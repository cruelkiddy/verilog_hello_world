==> flow/design.v <==
`timescale 1ns / 1ps
module testuart(clk, rst_n, mode,datain,extra_data,one_more_data,dataout, wrsig, isHigh);
	input clk;
	input rst_n;
	input isHigh;
	input[1:0] mode;
	input[31:0] datain,one_more_data,extra_data;
	output[7:0] dataout;
	output wrsig;
	reg [7:0] dataout;
	reg wrsig;
	reg [7:0] cnt;
	reg[4:0] state;
always @(posedge clk or negedge rst_n) begin
  if(!rst_n) begin
    cnt<=8'd0;
		wrsig<=1'b0;
  end
  else begin
	  if(cnt 
	  == 254) begin
		if((mode[0] & ~mode[1])|(mode[1] & ~mode[0]))
			case(state)
				5'd0 : dataout <= 8'd80;	 
				5'd1 : dataout <= isHigh ? 8'd49 : 8'd50;		 
				5'd2 : dataout <= datain[31:24]; 
				5'd3 : dataout <= datain[23:16]; 
				5'd4 : dataout <= datain[15:8];
				5'd5 : dataout <= datain[7:0];
				5'd6 : dataout <= 8'd13;	 
				5'd7 : dataout <= 8'd10;	 
			endcase
		else if(mode[0] & mode[1])
			case(state)
				5'd0 :  dataout <= 8'd80;	 
				5'd1 :  dataout <= isHigh ? 8'd51 : 8'd52;		 
				5'd2 :  dataout <= datain[31:24]; 
				5'd3 :  dataout <= datain[23:16]; 
				5'd4 :  dataout <= datain[15:8];
				5'd5 :  dataout <= datain[7:0];
				5'd6 :  dataout <= extra_data[31:24];	
				5'd7 :  dataout <= extra_data[23:16];
				5'd8 :  dataout <= extra_data[15:8];
				5'd9 :  dataout <= extra_data[7:0];
				5'd10 :  dataout <= one_more_data[31:24];	
				5'd11 :  dataout <= one_more_data[23:16];
				5'd12 :  dataout <= one_more_data[15:8];
				5'd13 :  dataout <= one_more_data[7:0];
				5'd14 : dataout <= 8'd13;	 
				5'd15 : dataout <= 8'd10;	 
			endcase
		 wrsig <= 1'b1;               
		 cnt <= 8'd0;
		 if(mode[0] & mode[1])	state <= (state == 5'd15) ? 5'd0 :  state + 1'b1;
		 else if((mode[0] & ~mode[1])|(mode[1] & ~mode[0])) state <= (state == 5'd7) ? 5'd0 :  state + 1'b1;
		end
		else begin
		 wrsig <= 1'b0;
		 cnt <= cnt + 8'd1;
		end
	end	  
end
endmodule
module testuart_test(clk, rst_n,datain,dataout, wrsig);
	input clk;
	input rst_n;
	input[31:0] datain;
	output[7:0] dataout;
	output wrsig;
	reg [7:0] dataout;
	reg wrsig;
	reg [7:0] cnt;
	reg[2:0] state;
always @(posedge clk or negedge rst_n) begin
  if(!rst_n) begin
    cnt<=8'd0;
		wrsig<=1'b0;
  end
  else begin
	  if(cnt == 254) begin
			case(state)
				3'd0 : dataout <= 8'd80;	 
				3'd1 : dataout <= 8'd49;		 
				3'd2 : dataout <= datain[31:24]; 
				3'd3 : dataout <= datain[23:16]; 
				3'd4 : dataout <= datain[15:8];
				3'd5 : dataout <= datain[7:0];
				3'd6 : dataout <= 8'd13;	 
				3'd7 : dataout <= 8'd10;	 
			endcase
		 wrsig <= 1'b1;               
		 cnt <= 8'd0;
		 state <= state + 1'b1;
		end
		else begin
		 wrsig <= 1'b0;
		 cnt <= cnt + 8'd1;
		end
	end	  
end
endmodule
## Step by step through the tools: testuart_test

Tool output for the design above, in the order of the flow.
Line numbers count from 1 in the design file above.
Operators carry their Yosys type and port widths (W data, S select, Z words).
A cell with - has no value.

- Top: testuart_test
- Clock input: clk
- Cell library: sky130hd
- Timing corner: tt_025C_1v80

## Elaborated design

Source: Yosys, flattened and elaborated, memories not mapped. Widths are those after wreduce. Registers that Yosys merges into a memory's read port (data or address) are not register bits. Print and check cells do not count. Equal cells are merged and count once.

- Bits in registers: 20
- Input port bits: 34
- Output and inout port bits: 9
- Cells after elaboration: 19

- $add $sub $neg: 2
- Equality and inequality tests: 8
- Multiplexer cells: 3
- Reductions and logical operators: 2

Operator list:

| cell | count |
|---|---|
| $pmux W8 S8 | 1 |
| $eq A3 B3 Y1 const B | 4 |
| $add A8 B1 Y8 const B | 1 |
| $eq A8 B8 Y1 const B | 1 |
| $mux W8 | 1 |
| $eq A3 B2 Y1 const B | 2 |
| $add A3 B1 Y3 const B | 1 |
| $eq A3 B1 Y1 const B | 1 |
| $logic_not A3 Y1 | 1 |
| $reduce_and A2 Y1 | 1 |
| $mux W1 | 1 |

## Longest topological paths

Depth = most cells in a row (Yosys ltp): at word level without a register or memory, in the mapped netlist without a sequential cell, where the memories' decode and read muxes count.

- Depth after elaboration: 2
- ABC_AREA: 0
- Mapped depth: 7
- Depth with buffers taken out: 5

## Synthesis result

The flow's flattened synthesis, as Yosys stat reports it; memories are mapped. The netlist is that of the ABC_AREA named above (0 if unset); the other value can give another one.

- Standard cells after synthesis: 103
- Synthesis area: 1,103.6 sq um
- Area of sequential cells: 555.5 sq um
- Flip-flops: 20
- Buffers: 5

Cells by type:

| type | count | total area (sq um) |
|---|---|---|
| sky130_fd_sc_hd__edfxtp_1 | 11 | 330.317 |
| sky130_fd_sc_hd__dfrtp_1 | 9 | 225.216 |
| sky130_fd_sc_hd__ha_1 | 8 | 100.096 |
| sky130_fd_sc_hd__a21oi_1 | 9 | 45.043 |
| sky130_fd_sc_hd__nand3_1 | 7 | 35.034 |
| sky130_fd_sc_hd__a22oi_1 | 4 | 30.029 |
| sky130_fd_sc_hd__inv_1 | 8 | 30.029 |
| sky130_fd_sc_hd__a221oi_1 | 3 | 26.275 |
| sky130_fd_sc_hd__nand2_1 | 7 | 26.275 |
| sky130_fd_sc_hd__a221o_1 | 2 | 20.019 |
| sky130_fd_sc_hd__nand3_2 | 2 | 20.019 |
| sky130_fd_sc_hd__o21ai_0 | 4 | 20.019 |
| sky130_fd_sc_hd__nor2_1 | 5 | 18.768 |
| sky130_fd_sc_hd__or3_1 | 3 | 18.768 |
| sky130_fd_sc_hd__xor2_1 | 2 | 17.517 |
| sky130_fd_sc_hd__buf_2 | 3 | 15.014 |
| sky130_fd_sc_hd__nor2b_4 | 1 | 13.763 |
| sky130_fd_sc_hd__nand4_2 | 1 | 12.512 |

Other cell types: 13; their cells: 14.

## Timing after synthesis

OpenSTA on the mapped netlist: ideal clock, no wires. The path of least setup slack (recovery checks aside). Input and output delay are each 20% of the period. Register names are those of the netlist, which keeps one name where synthesis merged equal registers.

- Path type: register -> register
- From: register state[2]
- To: register dataout[4]
- Clock period: 1,800 ps
- Library setup time: 277 ps
- Time at the first pin: 0 ps
- Arrival: 1,403 ps
- Required time: 1,523 ps
- Setup slack: 120 ps
- Delay of the path: 1,680 ps
- Driving pins on the path: 7
- Buffers on the path: 2
- Synthesis period reached: 1,680 ps

"delay of the path" = arrival - input delay + setup time.
"driving pins on the path": output pins that drive a net of the path, with the launching flip-flop's if there is one; two outputs of one cell count as two.
"synthesis period reached" is the clock period less the worst setup slack; recovery checks do not enter. This is arithmetic on one report: input and output delays are still those of the set period (20% each).
Between the ends stands the longest chain of elaborated cells between them, by number of cells; it is not shown to be the way that was timed. Of several equally long chains one is given.
Each line given opens the expression or statement behind the cell; cells for indexed reads and writes are added by Yosys, which also makes memories of some case tables.
At most two assigning lines are given for a register; there are more.

- Cells stage by stage: sky130_fd_sc_hd__edfxtp_1 -> sky130_fd_sc_hd__buf_4 -> sky130_fd_sc_hd__inv_1 -> sky130_fd_sc_hd__ha_1 -> sky130_fd_sc_hd__clkbuf_1 -> sky130_fd_sc_hd__a221oi_1 -> sky130_fd_sc_hd__o2111ai_1
- Cells in the longest elaborated chain: 2
- Elaborated cells on any way between the ends: 9
- Source lines of those cells: 1
- Those cells by class: eq/ne: 7; mux: 1; reduce/logical: 1

Ends and longest elaborated chain, after synthesis:

| item | line | text |
|---|---|---|
| start: declaration | 73 | `reg[2:0] state;` |
| start: assignment | 93 | `state <= state + 1'b1;` |
| $eq A3 B3 Y1 | 81 | `case(state)` |
| $pmux W8 S8 | 81 |  |
| end: assignment | 84 | `3'd2 : dataout <= datain[31:24];` |
| end: assignment | 85 | `3'd3 : dataout <= datain[23:16];` |
| end: declaration | 68 | `output[7:0] dataout;` |

## Timing after layout

Path of least setup slack in the final report of run 1 (OpenROAD, finished layout, wires in). Where an end is a register, its clock arrival counts in the times.
The report prints the path's times to 10 ps; the period is as set.

- Path type: register -> register
- From: register state[1]
- To: register dataout[5]
- Clock period: 1,150 ps
- Library setup time: 240 ps
- Time at the first pin: 280 ps
- Arrival: 1,550 ps
- Required time: 1,210 ps
- Setup slack: -340 ps
- Driving pins on the path: 5
- Buffers on the path: 1

Between the ends stands the longest chain of elaborated cells between them, by number of cells; it is not shown to be the way that was timed. Of several equally long chains one is given.
At most two assigning lines are given for a register; there are more.

- Cells stage by stage: sky130_fd_sc_hd__edfxtp_1 -> sky130_fd_sc_hd__inv_1 -> sky130_fd_sc_hd__ha_2 -> sky130_fd_sc_hd__buf_4 -> sky130_fd_sc_hd__a221o_1
- Cells in the longest elaborated chain: 2
- Elaborated cells on any way between the ends: 9
- Source lines of those cells: 1
- Those cells by class: eq/ne: 7; mux: 1; reduce/logical: 1

Ends and longest elaborated chain, after layout:

| item | line | text |
|---|---|---|
| start: declaration | 73 | `reg[2:0] state;` |
| start: assignment | 93 | `state <= state + 1'b1;` |
| $eq A3 B3 Y1 | 81 | `case(state)` |
| $pmux W8 S8 | 81 |  |
| end: assignment | 84 | `3'd2 : dataout <= datain[31:24];` |
| end: assignment | 85 | `3'd3 : dataout <= datain[23:16];` |
| end: declaration | 68 | `output[7:0] dataout;` |

Stored flow runs of testuart_test (2 of them; Yosys, OpenROAD, sky130hd). They differ in their settings and are not a sequence. Constraints: input delay and output delay 20% of the set period each, output load 0.01 pF.
"period reached" = clock period - worst setup slack. The figure is calculated, with input and output delays left at 20% of the set period.
By "time on the worst setup path" is meant the share of the clock period that the worst setup path is allowed (20% is reserved at inputs, 20% at outputs), minus its slack. Clock arrival times at its registers enter into it.
By "power consumption" is meant OpenSTA's value without simulated activity: inputs other than the clock are taken to toggle once in ten clock periods, and the tool carries that through the logic.
"time on the worst setup path" is known to 10 ps.

### Run 1

Settings: `period_ns=1.15`, `CAP_MARGIN=20`, `CORE_MARGIN=2`, `CORE_UTILIZATION=40`, `SLEW_MARGIN=20`

- Chip area in the Yosys report: 1,103.6 sq um
- Die footprint: 3,195.1 sq um
- Standard-cell area of the final layout: 1,870.5 sq um
- Utilization in the final report: 69.6 %
- Setup slack of the worst path: -345 ps
- Total negative slack on setup checks: -5,441 ps
- Power consumption: 1.221 mW
- Period reached: 1,495 ps
- Time on the worst setup path: 1,490 ps
- Class of the worst setup path: register -> register

### Run 2

Settings: `period_ns=0.978`, `CORE_UTILIZATION=66`, `SETUP_SLACK_MARGIN=0.25`, `PLACE_DENSITY_LB_ADDON=0.29`, `CELL_PAD_IN_SITES_DETAIL_PLACEMENT=0`, `SLEW_MARGIN=40`, `CAP_MARGIN=20`, `CORE_MARGIN=2`

Did not finish, placement stopped with FLW-0024.
